==> flow/design.v <==
module mem_receiver(
	input [31:0] read_data,
	input [1:0] Addr2Lsb,
	input [2:0] func3,
	output reg [31:0] load_word
	);
	wire [15:0] half_data;
	wire [7:0] byte_data;
	wire mem_byte_access, mem_half_access;
	wire load_sign;
    wire extent_type;
	assign mem_byte_access = (func3[1:0] == 2'b00);
	assign mem_half_access = (func3[1:0] == 2'b01);
	assign extent_type = func3[2]; 
	assign half_data = Addr2Lsb[1] ? read_data[31:16] : read_data[15:0];
	assign byte_data = Addr2Lsb[0] ? half_data[15:8] : half_data[7:0];
	assign load_sign = !extent_type & (mem_byte_access ? byte_data[7] : half_data[15]);
	always @(*) begin
		if(mem_byte_access)
			load_word = {{24{load_sign}}, byte_data};
		else if(mem_half_access)
			load_word = {{16{load_sign}}, half_data};
		else
			load_word = read_data;
	end
endmodule
module mem_transmitter (
	input [31:0] store_data,
	input [1:0] Addr2Lsb,
	input [2:0] func3,
	output reg [3:0] w_mask,  
	output reg [31:0] mem_wdata
	);
	wire mem_byte_access = (func3[1:0] == 2'b00);
	wire mem_half_access = (func3[1:0] == 2'b01);
	always @(*) begin	
		if(mem_byte_access) 
			case (Addr2Lsb)  
				2'b00: w_mask = 4'b0001; 
				2'b01: w_mask = 4'b0010;
				2'b10: w_mask = 4'b0100;
				2'b11: w_mask = 4'b1000;
			endcase	
		else
		if(mem_half_access)	 
			if(Addr2Lsb[1] == 0) w_mask = 4'b0011; 
			else 			     w_mask = 4'b1100;
		else w_mask = 4'b1111;  
	end	
	always @(*) begin
    if (mem_byte_access)
        mem_wdata = store_data << (8 * Addr2Lsb);
    else if (mem_half_access)
        mem_wdata = store_data << (16 * Addr2Lsb[1]);
    else
        mem_wdata = store_data;
end
endmodule
module bytewrite_tdp_ram_nc
#(
parameter NUM_COL = 4,
parameter COL_WIDTH = 8,
parameter ADDR_WIDTH = 6,  
parameter DATA_WIDTH = NUM_COL*COL_WIDTH  
) (
input clkA,
input enaA,
input [NUM_COL-1:0] weA,
input [ADDR_WIDTH-1:0] addrA,
input [DATA_WIDTH-1:0] dinA,
output [DATA_WIDTH-1:0] doutA
);
wire [5:0] addr = {addrA[5:2] , 2'b00};
reg [DATA_WIDTH-1:0] ram_block [(2**ADDR_WIDTH)-1:0];
	integer i;
    initial begin
        for (i = 0; i < (1 << ADDR_WIDTH); i = i + 1)
            ram_block[i] = {DATA_WIDTH{1'b0}};
    end
	always @ (posedge clkA) begin
		if(enaA) begin
			for(i=0; i<NUM_COL; i=i+1) begin
				if(weA[i]) begin
					ram_block[addr][i*COL_WIDTH +: COL_WIDTH] <= dinA[i*COL_WIDTH +: COL_WIDTH];
				end
			end
		end
	end
assign doutA = ram_block[addr];
endmodule  
module top_mem_sys(
    input clk,
    input ena,
    input [31:0] store_data,
    input [2:0] func3,
    input [5:0] addrA,
    output [31:0] load_data
);
wire [3:0]  w_mask;
wire [31:0] mem_wdata, mem_rdata;
wire [1:0] addr2lsb = addrA [1:0];
mem_transmitter tx (
    .store_data(store_data),
    .Addr2Lsb(addr2lsb),
    .func3(func3),
    .w_mask(w_mask),
    .mem_wdata(mem_wdata)
);
bytewrite_tdp_ram_nc mem (
    .clkA(clk),
    .enaA(ena),
    .weA(w_mask),
    .addrA(addrA),
    .dinA(mem_wdata),
    .doutA(mem_rdata)
);
mem_receiver rx (
    .read_data(mem_rdata),
    .Addr2Lsb(addr2lsb),
    .func3(func3),
    .load_word(load_data)
);
endmodule
### Reports on top_mem_sys

Tool output for the design above, in the order of the flow.
Line numbers count from 1 in the design file above.
The mark n/a stands for no value.

| design | value |
|---|---|
| design top | top_mem_sys |
| clock | clk |
| standard-cell library | sky130hd |
| library corner | tt_025C_1v80 |

### Elaborated design

Source: Yosys, flattened and elaborated, memories not mapped. Widths are those after wreduce; folded enables and synchronous resets count as part of the registers. Registers that Yosys merges into a memory's read port (data or address) are not register bits. Print and check cells do not count. Equal cells are merged and count once.
Memory sizes are those after Yosys's memory passes, which may raise the word count (mostly to a power of two), join words into wider ones and drop unused or constant bits.

| storage and ports | value |
|---|---|
| output and inout bits | 32 |
| bits of input ports | 43 |
| register bits | 0 |
| word-level cells | 38 |
| memories kept | 1 |
| bits in writable memories | 2048 |

| cells by class | value |
|---|---|
| shift-type cells | 2 |
| bitwise operators | 1 |
| equality and inequality tests | 4 |
| muxes and demuxes | 27 |
| reductions and logical operators | 3 |

Memories:

| memory | words | bits a word | read ports | wr ports | RTL line | text |
|---|---|---|---|---|---|---|
| mem.ram_block | 64 | 32 | 1 | 1 | 74 | `reg [DATA_WIDTH-1:0] ram_block [(2**ADDR_WIDTH)-1:0];` |

Operator list:

| operator | number |
|---|---|
| two-way mux 32 bit | 12 |
| << shifter 32 x 5 -> 32 bit | 2 |
| case mux 4 bit (select 4 bit) | 1 |
| two-way mux 16 bit | 1 |
| two-way mux 4 bit | 3 |
| two-way mux 1 bit | 9 |
| two-way mux 8 bit | 1 |
| equality test 2 x 1 -> 1 bit (second input constant) | 2 |
| equality test 2 bit (second input constant) | 2 |
| zero test 2 bit | 2 |
| bitwise AND 1 bit | 1 |
| zero test 1 bit | 1 |

### Longest topological paths

Depth = most cells in a row (Yosys ltp): at word level without a register or memory, in the mapped netlist without a sequential cell, where the memories' decode and read muxes count.

| depth | value |
|---|---|
| word-level depth | 6 |
| ABC_AREA | 0 |
| gate-level depth with buffers | 12 |
| depth with buffers taken out | 6 |

### Netlist

The flow's flattened synthesis, as Yosys stat reports it; memories are mapped. The netlist is that of the ABC_AREA named above (0 if unset); the other value can give another one.
The area totals of this step are shown rounded.

| mapped netlist | value |
|---|---|
| mapped area | 21200 µm² |
| cell count | 1202 |
| flip-flop cells | 512 |
| buffer cells | 73 |
| sequential part of the area | 15400 µm² |

Cells by type:

| type | number | total area (µm²) |
|---|---|---|
| sky130_fd_sc_hd__edfxtp_1 | 512 | 1.54E+04 |
| sky130_fd_sc_hd__mux4_2 | 75 | 1689.12 |
| sky130_fd_sc_hd__mux2i_1 | 138 | 1.38E+03 |
| sky130_fd_sc_hd__o22ai_1 | 54 | 337.824 |
| sky130_fd_sc_hd__nor2_1 | 74 | 277.766 |
| sky130_fd_sc_hd__nand2_1 | 70 | 262.752 |
| sky130_fd_sc_hd__a21oi_1 | 27 | 135.13 |
| sky130_fd_sc_hd__buf_4 | 15 | 112.608 |
| sky130_fd_sc_hd__nor2b_1 | 18 | 112.608 |
| sky130_fd_sc_hd__buf_2 | 22 | 110.106 |
| sky130_fd_sc_hd__o21ai_0 | 21 | 105.101 |
| sky130_fd_sc_hd__clkbuf_1 | 26 | 97.594 |
| sky130_fd_sc_hd__o221ai_1 | 11 | 96.342 |
| sky130_fd_sc_hd__buf_6 | 8 | 90.086 |
| sky130_fd_sc_hd__a221o_1 | 8 | 80.077 |
| sky130_fd_sc_hd__nor3_1 | 16 | 80.077 |
| sky130_fd_sc_hd__a211oi_2 | 6 | 75.072 |
| sky130_fd_sc_hd__nand3_1 | 12 | 60.058 |

Other cell types: 37; their cells: 89.
By module: a second synthesis without flattening, with its own total; a netlist apart from the flattened one above.

| second synthesis, totals | value |
|---|---|
| cells (unflattened synthesis) | 1271 |
| area total of the unflattened synthesis | 21400 µm² |

Rows give one instance, submodules left out.

Modules:

| module | instances | cells | area (µm²) | sequential area (µm²) |
|---|---|---|---|---|
| bytewrite_tdp_ram_nc | 1 | 1045 | 19900 | 15400 |
| mem_transmitter | 1 | 131 | 793 | 0.0 |
| mem_receiver | 1 | 95 | 733 | 0.0 |
| top_mem_sys | 1 | 0 | 0.0 | 0.0 |

### Timing after synthesis

Path of least setup slack by OpenSTA after synthesis, without wires, with an ideal clock, recovery checks aside; 20% of the period is set as input and as output delay. Where synthesis merged equal registers, the netlist keeps one of their names.

| timing after synthesis | value |
|---|---|
| kind | input to output |
| start | in addrA[2] |
| end | out load_data[3] |
| required time | 5.504 ns |
| path slack | 2.297 ns |
| external output delay | 1.376 ns |
| arrival time | 3.207 ns |
| stages on the path | 7 |
| period | 6.88 ns |
| delay of the path | 1.831 ns |
| launch time at the first pin | 1.376 ns |
| path buffers | 3 |
| external input delay | 1.376 ns |
| synthesis period reached | 4.583 ns |

"delay of the path" = arrival - input delay + setup time.
A path that ends at an output port has no setup time.
"stages on the path": output pins that drive a net of the path, with the launching flip-flop's if there is one; two outputs of one cell count as two.
"synthesis period reached" is the clock period less the worst setup slack; recovery checks do not enter. This is arithmetic on one report: input and output delays are still those of the set period (20% each).
Between the ends stands the longest chain of elaborated cells between them, by number of cells; it is not shown to be the way that was timed. Of several equally long chains one is given.
Each line given opens the expression or statement behind the cell; cells for indexed reads and writes are added by Yosys, which also makes memories of some case tables.
A memory read counts as a cell of the chain, while the word-level depth stops at memories.

| on the way, after synthesis | value |
|---|---|
| cell sequence | sky130_fd_sc_hd__buf_6 sky130_fd_sc_hd__buf_4 sky130_fd_sc_hd__buf_2 sky130_fd_sc_hd__mux4_2 sky130_fd_sc_hd__a21oi_1 sky130_fd_sc_hd__mux2i_1 sky130_fd_sc_hd__a221o_1 |
| length of the longest elaborated chain | 4 |
| elaborated cells on any way between the ends | 5 |
| RTL lines with such cells | 5 |
| classes of those cells | mux (4); memory (1) |

RTL lines, path after synthesis:

| element | RTL line | text |
|---|---|---|
| from (decl) | 96 | `input [5:0] addrA,` |
| memory read (64 x 32 bit) | 74 | `reg [DATA_WIDTH-1:0] ram_block [(2**ADDR_WIDTH)-1:0];` |
| two-way mux 16 bit | 15 | `assign half_data = Addr2Lsb[1] ? read_data[31:16] : read_data[15:0];` |
| two-way mux 32 bit | 21 | `else if(mem_half_access)` |
| two-way mux 32 bit | 19 | `if(mem_byte_access)` |
| to (decl) | 97 | `output [31:0] load_data` |

### Path in the finished layout

From the final timing report of run 1: the path of least setup slack in the routed layout; clock arrival at registers is part of the times.

| timing after layout | value |
|---|---|
| kind | register to output |
| start | mem mem.ram_block[40][10] |
| end | out load_data[2] |
| required time | 1.90 ns |
| stages on the path | 10 |
| period | 2.38 ns |
| external output delay | 0.48 ns |
| path slack | -1.03 ns |
| launch time at the first pin | 0.57 ns |
| arrival time | 2.93 ns |
| path buffers | 3 |

| on the way, after layout | value |
|---|---|
| cell sequence | sky130_fd_sc_hd__edfxtp_1 sky130_fd_sc_hd__mux4_2 sky130_fd_sc_hd__a22o_1 sky130_fd_sc_hd__nor4_1 sky130_fd_sc_hd__buf_4 sky130_fd_sc_hd__a31oi_1 sky130_fd_sc_hd__buf_4 sky130_fd_sc_hd__nand2_1 sky130_fd_sc_hd__nand3_1 sky130_fd_sc_hd__dlygate4sd2_1 |

RTL lines, path after layout:

| element | RTL line | text |
|---|---|---|
| from (decl) | 74 | `reg [DATA_WIDTH-1:0] ram_block [(2**ADDR_WIDTH)-1:0];` |
| to (decl) | 97 | `output [31:0] load_data` |

No chain of elaborated cells between the ends is given.

Settings and measured results of 2 stored flow runs for module top_mem_sys (sky130hd), not sorted in any way. The constraints put input and output delay at 20% of the set period each and load the outputs with 0.01 pF.
"period reached" = clock period - worst setup slack. The figure is calculated, with input and output delays left at 20% of the set period.
"allowed time less slack (worst setup path)": the worst setup path's part of the clock period (all of it between registers, 20% less for each end at a port) less its slack. A launch clock that arrives late makes it longer, a capture clock that arrives late makes it shorter.
By "power" is meant OpenSTA's value without simulated activity: inputs other than the clock are taken to toggle once in ten clock periods, and the tool carries that through the logic.
Results are given in rounded form.

#### Run 1

| setting | value |
|---|---|
| period_ns | `2.38` |
| CAP_MARGIN | `20` |
| CORE_MARGIN | `2` |
| CORE_UTILIZATION | `40` |
| SLEW_MARGIN | `20` |

| result | value |
|---|---|
| worst slack on setup checks | -1.03 ns |
| final utilization | 54.1% |
| allowed time less slack (worst setup path) | 2.93 ns |
| worst setup path type | register to output |
| worst hold slack | 0.629 ns |
| period reached | 3.408 ns |
| standard-cell area after layout | 28400 µm² |
| power | 20.5 mW |
| total negative slack | -28.9 ns |
| die area | 54900 µm² |
| netlist area reported by Yosys | 21200 µm² |

#### Run 2

| setting | value |
|---|---|
| period_ns | `4.34` |
| CORE_UTILIZATION | `21` |
| PLACE_DENSITY_LB_ADDON | `0.08` |
| CORE_ASPECT_RATIO | `1.65` |
| CELL_PAD_IN_SITES_DETAIL_PLACEMENT | `2` |
| CTS_CLUSTER_DIAMETER | `94` |
| CAP_MARGIN | `35` |
| MIN_ROUTING_LAYER | `met2` |
| CORE_MARGIN | `2` |
| SLEW_MARGIN | `20` |

| result | value |
|---|---|
| worst slack on setup checks | 0.074 ns |
| final utilization | 28.0% |
| allowed time less slack (worst setup path) | 2.53 ns |
| worst setup path type | input to output |
| worst hold slack | 0.938 ns |
| period reached | 4.266 ns |
| standard-cell area after layout | 28000 µm² |
| power | 11.6 mW |
| total negative slack | 0.000 ns |
| die area | 104000 µm² |
| netlist area reported by Yosys | 21200 µm² |
